==> flow/design.v <==
module layer_8_8_1_8(clk,reset,s_valid,m_ready,data_in,m_valid,s_ready,data_out);
   input clk, reset,s_valid, m_ready;
   input signed [7:0] data_in;
   output logic signed [7:0] data_out;
   output logic m_valid, s_ready;
   logic accum_src, en;
   logic wr_en_a;
   logic wr_en_m;
   logic wr_en_x;
   logic [7:0] addr_W;
   logic [4:0] addr_B;
   logic [3:0] addr_X;
   mvm_controlpath cp(clk, s_valid, reset, m_ready, addr_W,addr_X, wr_en_x, m_valid,s_ready,accum_src,en,addr_B);
   mvm_datapath datapath(wr_en_x,addr_X,data_in,data_out,clk,reset,en,accum_src,addr_W,addr_B);
endmodule
module mux(out,in1,in2,sel);
   input signed [7:0] in1;
   input signed [7:0] in2;
   output logic signed [7:0] out;
   input sel;
   logic [7:0] fill_zero;
   assign fill_zero = 8'd0;
   always_comb begin
      if(sel)
        out = {fill_zero,in1};
      else
        out = in2;
   end
endmodule
module layer_8_8_1_8_W_rom(clk, addr, z);
   input clk;
   input [7:0] addr;
   output logic signed [7:0] z;
   always_ff @(posedge clk) begin
      case(addr)
        0: z <= -8'd5;
        1: z <= -8'd2;
        2: z <= 8'd3;
        3: z <= -8'd1;
        4: z <= -8'd6;
        5: z <= 8'd5;
        6: z <= -8'd2;
        7: z <= -8'd3;
        8: z <= 8'd1;
        9: z <= -8'd2;
        10: z <= -8'd2;
        11: z <= -8'd8;
        12: z <= 8'd4;
        13: z <= -8'd4;
        14: z <= 8'd0;
        15: z <= -8'd3;
        16: z <= 8'd5;
        17: z <= 8'd4;
        18: z <= -8'd8;
        19: z <= 8'd3;
        20: z <= 8'd3;
        21: z <= -8'd2;
        22: z <= 8'd7;
        23: z <= 8'd4;
        24: z <= 8'd6;
        25: z <= -8'd7;
        26: z <= 8'd4;
        27: z <= -8'd3;
        28: z <= 8'd2;
        29: z <= -8'd3;
        30: z <= -8'd4;
        31: z <= 8'd5;
        32: z <= 8'd3;
        33: z <= 8'd7;
        34: z <= -8'd4;
        35: z <= 8'd5;
        36: z <= 8'd4;
        37: z <= 8'd3;
        38: z <= -8'd6;
        39: z <= -8'd2;
        40: z <= -8'd7;
        41: z <= 8'd1;
        42: z <= -8'd2;
        43: z <= 8'd5;
        44: z <= 8'd5;
        45: z <= 8'd6;
        46: z <= -8'd6;
        47: z <= 8'd2;
        48: z <= 8'd2;
        49: z <= -8'd6;
        50: z <= -8'd3;
        51: z <= -8'd3;
        52: z <= 8'd0;
        53: z <= -8'd4;
        54: z <= -8'd7;
        55: z <= -8'd1;
        56: z <= -8'd3;
        57: z <= 8'd6;
        58: z <= 8'd4;
        59: z <= 8'd7;
        60: z <= -8'd5;
        61: z <= -8'd8;
        62: z <= 8'd4;
        63: z <= 8'd6;
      endcase
   end
endmodule
module layer_8_8_1_8_B_rom(clk, addr, z);
   input clk;
   input [4:0] addr;
   output logic signed [7:0] z;
   always_ff @(posedge clk) begin
      case(addr)
        0: z <= -8'd8;
        1: z <= -8'd7;
        2: z <= 8'd3;
        3: z <= 8'd4;
        4: z <= 8'd4;
        5: z <= 8'd5;
        6: z <= -8'd6;
        7: z <= 8'd5;
      endcase
   end
endmodule
module ff(clk,clear_acc,in,out,enable);
   input clk,clear_acc;
   input signed [7:0] in;
   output logic signed [7:0] out;
   input enable;
   always_ff @(posedge clk) begin
      if(clear_acc)
        out <= 0;
      else if(enable)
        out <= in;
   end
endmodule
module adder(out,in1,in2);
   input signed [7:0] in1;
   input signed [7:0] in2;
   output logic signed [7:0] out;
   always_comb begin
        out = in1 + in2;
   end
endmodule
module memory(clk, data_in, data_out, addr, wr_en);
   parameter WIDTH=8, SIZE=8, LOGSIZE=3;
   input signed [WIDTH-1:0] data_in;
   output logic signed [WIDTH-1:0] data_out;
   input [LOGSIZE-1:0] addr;
   input clk, wr_en;
   logic [SIZE-1:0][WIDTH-1:0] mem;
   always_ff @(posedge clk) begin
        data_out <= mem[addr];
        if(wr_en)
          mem[addr] <= data_in;
   end
endmodule
module mult(out,in1,in2);
   input signed [7:0] in1, in2;
   output logic signed [7:0] out;
   always_comb begin
        out = in1 * in2;
   end
endmodule
module mvm_datapath(wr_en_x,addr_X,data_in,data_out,clk,reset,en,accum_src,addr_W,addr_B);
   input wr_en_x,clk,reset;
   input [7:0] addr_W;
   input [4:0] addr_B;
   input [3:0] addr_X;
   input accum_src;
   input signed [7:0] data_in;
   input en;
   output logic signed [7:0] data_out;
   logic signed [7:0] adder_data_out;
   logic signed [7:0] mult_out;
   logic signed [7:0] x_data_out;
   logic signed [7:0] adder_out;
   logic signed [7:0] mux_out;
   logic signed [7:0] out_rom_W;
   logic signed [7:0] out_rom_B;
   logic signed [7:0] out_rom_r;
   logic signed [7:0] pipe_out;
   logic signed [7:0]data_out_r;
   logic clear_acc_pipe, enable_pipe;
   layer_8_8_1_8_W_rom rom_W(.clk(clk),.addr(addr_W),.z(out_rom_W));
   layer_8_8_1_8_B_rom rom_B(.clk(clk),.addr(addr_B),.z(out_rom_B));
   memory #(8,8,3 )myMemInstX(.clk(clk),
            .data_in(data_in),
            .data_out(x_data_out),
            .addr(addr_X[2:0]),
            .wr_en(wr_en_x));
   mult multiplier(.out(mult_out),
        .in1(out_rom_W),
        .in2(x_data_out));
   ff pipe(.clk(clk),
      .clear_acc(clear_acc_pipe),
      .in(mult_out),
      .out(pipe_out),
      .enable(enable_pipe));
   adder a1(.out(adder_out),
         .in1(data_out_r),
         .in2(pipe_out));
   mux mux1(.out(mux_out),
        .in2(adder_out),
        .in1(out_rom_B),
        .sel(accum_src));
   always @* begin
      if(data_out_r[7]==1)
        data_out <= 0;
      else
        data_out <= data_out_r;
   end
   ff f1(.clk(clk),
      .clear_acc(reset),
      .in(mux_out),
      .out(data_out_r),
      .enable(en));
   assign clear_acc_pipe = 0;
   assign enable_pipe = 1;
endmodule
module mvm_controlpath(clk, s_valid, reset, m_ready, addr_W,addr_X, wr_en_x, m_valid,s_ready,accum_src,en,addr_B);
   input clk, s_valid, reset, m_ready;
   output logic s_ready, m_valid;
   output logic wr_en_x;
   output logic[7:0] addr_W;
   output logic[4:0] addr_B;
   output logic [3:0] addr_X;
   output logic en;
   logic [3:0] next_state;
   parameter [2:0] Initial=3'b000, Load_Vector=3'b001, Multiply=3'b010, Data_output=3'b101, Idle=3'b110, Idle_pipe2=3'b111;
 logic en_r;
   output logic accum_src;
   parameter M=8;
   parameter N=8;
   logic [4:0] cntr_x;
   logic [3:0] cntr;
   always_ff @(posedge clk) begin
      if(reset == 1) begin
        s_ready <= 0;
        addr_W <= 0;
        addr_B <= 0;
        wr_en_x <= 0;
        en_r <= 1;
        addr_X <= 0;
        accum_src <= 0;  
        m_valid <= 0;
        cntr_x <= 0;
        cntr <= 0;
        next_state <= Initial;
      end
      else begin
        case(next_state)
        Initial: begin
                   addr_W <= 0;
                   addr_B <= 0;
                   s_ready <= 0;
                   wr_en_x <= 1;
                   addr_X <= 0;
                   accum_src <= 1;  
                   m_valid <= 0;
                   cntr_x <= 0;
                   addr_X <= 0;
                   next_state <= Load_Vector;
                   cntr <= 0;
                 end
        Load_Vector: begin
                       if(s_valid == 1) begin
                         s_ready <= 1;
                          wr_en_x <= 1;
                          accum_src <= 1;  
                         if(addr_X == N-1) begin
                           wr_en_x <= 0;
                           addr_X <= 0;
                           cntr_x <= 0;
                           next_state <= Multiply;
                         s_ready<=0;
                         end
                         else begin
                           cntr_x <= cntr_x + 1;
                            addr_X <= cntr_x;     
                         end
                       end
                       else begin
                          next_state <= Load_Vector;
                       end
                     end
        Multiply: begin
                    if(addr_X == 1) begin
                      accum_src <= 0;
                      addr_B <= addr_B + 1;
                    end
                    if(addr_X >= N) begin
                      next_state <= Idle_pipe2;
                      addr_X <= 0;
                      addr_W <= addr_W;
                    end
                    else begin
                      addr_X <= addr_X +1;
                       addr_W <= addr_W + 1;
                       m_valid<=0;
                    end
                  end
        Idle_pipe2: begin
                     m_valid<= 1;
                      next_state <= Data_output;
                    end
        Data_output: begin
                       if(m_ready) begin
                         accum_src <= 1;
                         m_valid <= 0;
                         if(addr_W >= (M*N)) begin
                           accum_src <= 0;
                           addr_W <= 0;
                           addr_X <= 0;
                           s_ready <= 0;
                           next_state <= Initial;
                         end
                         else begin
                            next_state <= Multiply;
                         end
                       end
                       else begin
                         next_state <= Data_output;
                       end
                     end
        endcase
      end 
   end 
   always_comb begin 
     en=en_r; 
     case(next_state) 
     Data_output: begin 
                    if(m_ready) 
                      en=1; 
                    else
                      en=0;
                    end
     endcase 
   end
endmodule
* Reports on layer_8_8_1_8
What the tools print for layer_8_8_1_8, step after step. Lines are those of the file above, counted from 1. Operators carry their Yosys type and port widths (W data, S select, Z words). A cell with n/a has no value.
Inputs: top module layer_8_8_1_8, clock port clk, cell library sky130hd, library corner tt_025C_1v80

* Word-level counts
Source: Yosys, flattened and elaborated, memories not mapped. Widths are those after wreduce. Registers that Yosys merges into a memory's read port (data or address) are not register bits. Print and check cells do not count. Equal cells are merged and count once.
Bit counts: register bits 134, input port bits 12, cells after elaboration 192
Cells by class: add/subtract/negate cells 6, multiply operators 1, $lt $le $gt $ge 2, equal/unequal tests 83, shift operators 3, multiplexer cells 41, bitwise logic cells 3, reduce/logical cells 38
Operators by type and width (number):
- $eq A8 B6 Y1 const B | 32
- $eq A8 B5 Y1 const B | 16
- $pmux W8 S16 | 1
- $and A64 B64 Y64 | 1
- $or A64 B64 Y64 | 1
- $shiftx A64 B7 Y8 | 1
- $not A64 Y64 | 1
- $shift A8 B33 Y64 | 1
- $shift A8 B33 Y64 const A | 1
- $eq A8 B4 Y1 const B | 8
- $mul A8 B8 Y8 | 1
- $pmux W8 S6 | 1
- $mux W4 | 9
- $neg A6 Y33 | 1
- $eq A8 B3 Y1 const B | 4
- $mux W8 | 4
- $pmux W8 S3 | 1
- $reduce_or A7 Y1 | 3
- $eq A5 B3 Y1 const B | 4
- $pmux W4 S5 | 1
- $pmux W5 S2 | 2
- $reduce_bool A16 Y1 | 1
- $reduce_and A4 Y1 | 4
- $eq A8 B2 Y1 const B | 2
- $pmux W4 S4 | 1
- $mux W5 | 3
- $reduce_or A2 Y1 | 6
- $reduce_or A3 Y1 | 4
Not listed: further kinds 34, cells in them 62.

* Logic depth
Longest topological path by Yosys (ltp), each cell counted once; first at word level (registers and memories cut), then after technology mapping (sequential cells cut; the memories' decode and read muxes count).
Depth: depth after elaboration 5, ABC_AREA 1, mapped depth 22, gate-level depth less buffers 22

* Synthesis result
Source: synth_stat.txt of the flow (Yosys; design flattened, memories mapped). It holds for the ABC_AREA given above (unset counts as 0); a run with the other value may have another netlist. The area totals of this step are shown rounded.
Cells by type:
- sky130_fd_sc_hd__edfxtp_1 | number 72, area in all 2.16E+03 um^2
- sky130_fd_sc_hd__dfxtp_1 | number 54, area in all 1.08E+03 um^2
- sky130_fd_sc_hd__nand2_1 | number 229, area in all 859.574 um^2
- sky130_fd_sc_hd__inv_1 | number 168, area in all 630.605 um^2
- sky130_fd_sc_hd__o21ai_0 | number 104, area in all 520.499 um^2
- sky130_fd_sc_hd__ha_1 | number 39, area in all 487.968 um^2
- sky130_fd_sc_hd__nand3_1 | number 70, area in all 350.336 um^2
- sky130_fd_sc_hd__nor2_1 | number 80, area in all 300.288 um^2
- sky130_fd_sc_hd__a21oi_1 | number 52, area in all 260.25 um^2
- sky130_fd_sc_hd__fa_1 | number 13, area in all 260.25 um^2
- sky130_fd_sc_hd__o22ai_1 | number 38, area in all 237.728 um^2
- sky130_fd_sc_hd__clkbuf_1 | number 25, area in all 93.84 um^2
- sky130_fd_sc_hd__nor3_1 | number 17, area in all 85.082 um^2
- sky130_fd_sc_hd__a31oi_1 | number 12, area in all 75.072 um^2
- sky130_fd_sc_hd__xor2_1 | number 8, area in all 70.067 um^2
- sky130_fd_sc_hd__nor2_2 | number 11, area in all 68.816 um^2
- sky130_fd_sc_hd__o31ai_1 | number 9, area in all 67.565 um^2
- sky130_fd_sc_hd__buf_2 | number 13, area in all 65.062 um^2
Other cell types: 24; their cells: 63.
Mapped netlist: cells in the netlist 1077, mapped area 8100 um^2, area of sequential cells 3200 um^2, flip-flops 126, buffer cells 45

* Path before layout
Source: OpenSTA report_checks on the synthesized netlist (no wires, ideal clock, input and output delay 20% of the period each), path of least setup slack; recovery checks are left aside. Register names are those of the netlist, which keeps one name where synthesis merged equal registers.
Path post-synthesis: path kind flip-flop to flip-flop, start point register datapath.myMemInstX.data_out[2], end point register datapath.pipe.out[7], period 3810 ps, library setup time 113 ps, time at the first pin 0 ps, data arrival time 3442 ps, required time 3697 ps, path slack 255 ps, delay of the path 3555 ps, stages on the path 21, period reached after synthesis 3555 ps
"delay of the path" is the arrival time less input delay plus setup time. "stages on the path": output pins that drive a net of the path, with the launching flip-flop's if there is one; two outputs of one cell count as two. "period reached after synthesis" is the clock period less the worst setup slack; recovery checks do not enter. This is arithmetic on one report: input and output delays are still those of the set period (20% each). The rows between start and end are the longest chain of elaborated cells between them; the timing report does not say that the signal goes this way. Where chains are equally long, one stands for them. A line is the first line of the expression or statement that the cell stems from. Yosys adds cells for indexed reads and writes and turns some case tables into memories.
On the way, post-synthesis: path through sky130_fd_sc_hd__dfxtp_1 > sky130_fd_sc_hd__clkbuf_1 > sky130_fd_sc_hd__nand2_1 > sky130_fd_sc_hd__inv_1 > sky130_fd_sc_hd__fa_1 > sky130_fd_sc_hd__fa_1 > sky130_fd_sc_hd__inv_1 > sky130_fd_sc_hd__fa_1 > sky130_fd_sc_hd__fa_1 > sky130_fd_sc_hd__inv_1 > sky130_fd_sc_hd__ha_1 > sky130_fd_sc_hd__nand3_1 > sky130_fd_sc_hd__nand3_1 > sky130_fd_sc_hd__inv_1 > sky130_fd_sc_hd__nand2_1 > sky130_fd_sc_hd__nand2_1 > sky130_fd_sc_hd__nand2_1 > sky130_fd_sc_hd__nand2_1 > sky130_fd_sc_hd__nand2_1 > sky130_fd_sc_hd__inv_1 > sky130_fd_sc_hd__nor2_1, cells in the longest elaborated chain 1, elaborated cells on any way between the ends 1, RTL lines with such cells 1, classes of those cells mul (1)
RTL lines, path post-synthesis:
- from (decl) | RTL line 143 | output logic signed [WIDTH-1:0] data_out;
- from (assign) | RTL line 148 | data_out <= mem[addr];
- $mul A8 B8 Y8 | RTL line 157 | out = in1 * in2;
- to (assign) | RTL line 127 | out <= 0;
- to (assign) | RTL line 129 | out <= in;
- to (decl) | RTL line 123 | output logic signed [7:0] out;

* Path in the finished layout
From the final timing report of flow run A: the path of least setup slack in the routed layout; clock arrival at registers is part of the times. The report prints the path's times to 10 ps; the period is as set.
Path post-layout: path kind flip-flop to flip-flop, start point register datapath.rom_W.z[6], end point register datapath.pipe.out[7], period 5800 ps, library setup time 100 ps, time at the first pin 420 ps, data arrival time 4050 ps, required time 6120 ps, path slack 2060 ps, stages on the path 20
The rows between start and end are the longest chain of elaborated cells between them; the timing report does not say that the signal goes this way. Where chains are equally long, one stands for them. A register here has more assigning lines than the two given.
On the way, post-layout: path through sky130_fd_sc_hd__edfxtp_1 > sky130_fd_sc_hd__nand2_1 > sky130_fd_sc_hd__inv_1 > sky130_fd_sc_hd__fa_1 > sky130_fd_sc_hd__fa_1 > sky130_fd_sc_hd__inv_1 > sky130_fd_sc_hd__fa_1 > sky130_fd_sc_hd__fa_1 > sky130_fd_sc_hd__inv_1 > sky130_fd_sc_hd__ha_1 > sky130_fd_sc_hd__nand3_1 > sky130_fd_sc_hd__nand3_1 > sky130_fd_sc_hd__inv_1 > sky130_fd_sc_hd__nand2_1 > sky130_fd_sc_hd__nand2_1 > sky130_fd_sc_hd__nand2_1 > sky130_fd_sc_hd__nand2_1 > sky130_fd_sc_hd__nand2_1 > sky130_fd_sc_hd__inv_1 > sky130_fd_sc_hd__nor2_1, cells in the longest elaborated chain 1, elaborated cells on any way between the ends 1, RTL lines with such cells 1, classes of those cells mul (1)
RTL lines, path post-layout:
- from (decl) | RTL line 33 | output logic signed [7:0] z;
- from (assign) | RTL line 36 | 0: z <= -8'd5;
- from (assign) | RTL line 37 | 1: z <= -8'd2;
- $mul A8 B8 Y8 | RTL line 157 | out = in1 * in2;
- to (assign) | RTL line 127 | out <= 0;
- to (assign) | RTL line 129 | out <= in;
- to (decl) | RTL line 123 | output logic signed [7:0] out;

==> runs of layer_8_8_1_8 <==
Settings and measured results of 2 stored flow runs for module layer_8_8_1_8 (sky130hd), not sorted in any way. The constraints put input and output delay at 20% of the set period each and load the outputs with 0.01 pF.
"clock period reached" = clock period - worst setup slack. The figure is calculated, with input and output delays left at 20% of the set period.
"worst setup path time" = time allowed to the worst setup path (clock period - input delay - output delay, where it has them) - its slack; a late launch clock adds to it, a late capture clock takes from it.
By "total power of the final layout" is meant OpenSTA's value without simulated activity: inputs other than the clock are taken to toggle once in ten clock periods, and the tool carries that through the logic.
"worst setup path time" is given in steps of 10 ps.
The measured numbers are rounded.

* Flow run A | settings: period_ns 5.8; CORE_UTILIZATION 47; SETUP_SLACK_MARGIN 0.65; PLACE_DENSITY_LB_ADDON 0.11; CORE_ASPECT_RATIO 1.25; CORE_MARGIN 4; CELL_PAD_IN_SITES_DETAIL_PLACEMENT 0; ABC_AREA 1; CTS_CLUSTER_DIAMETER 127; SLEW_MARGIN 15; CAP_MARGIN 20 | results: chip area after synthesis (Yosys) 8,100 um^2; die size 19,000 um^2; standard-cell area after layout 9,000 um^2; utilization 53 %; worst slack on setup checks 2,100 ps; total negative slack on setup checks 0 ps; worst hold slack in the final report 450 ps; total power of the final layout 3,100 uW; clock period reached 3,736 ps; worst setup path time 3,740 ps; worst path kind flip-flop to flip-flop
* Flow run B | settings: period_ns 4.27; SETUP_SLACK_MARGIN 0.69; CAP_MARGIN 20; CORE_MARGIN 2; CORE_UTILIZATION 40; SLEW_MARGIN 20 | results: chip area after synthesis (Yosys) 7,700 um^2; die size 20,000 um^2; standard-cell area after layout 8,600 um^2; utilization 46 %; worst slack on setup checks 850 ps; total negative slack on setup checks 0 ps; worst hold slack in the final report 470 ps; total power of the final layout 3,800 uW; clock period reached 3,423 ps; worst setup path time 3,420 ps; worst path kind flip-flop to flip-flop
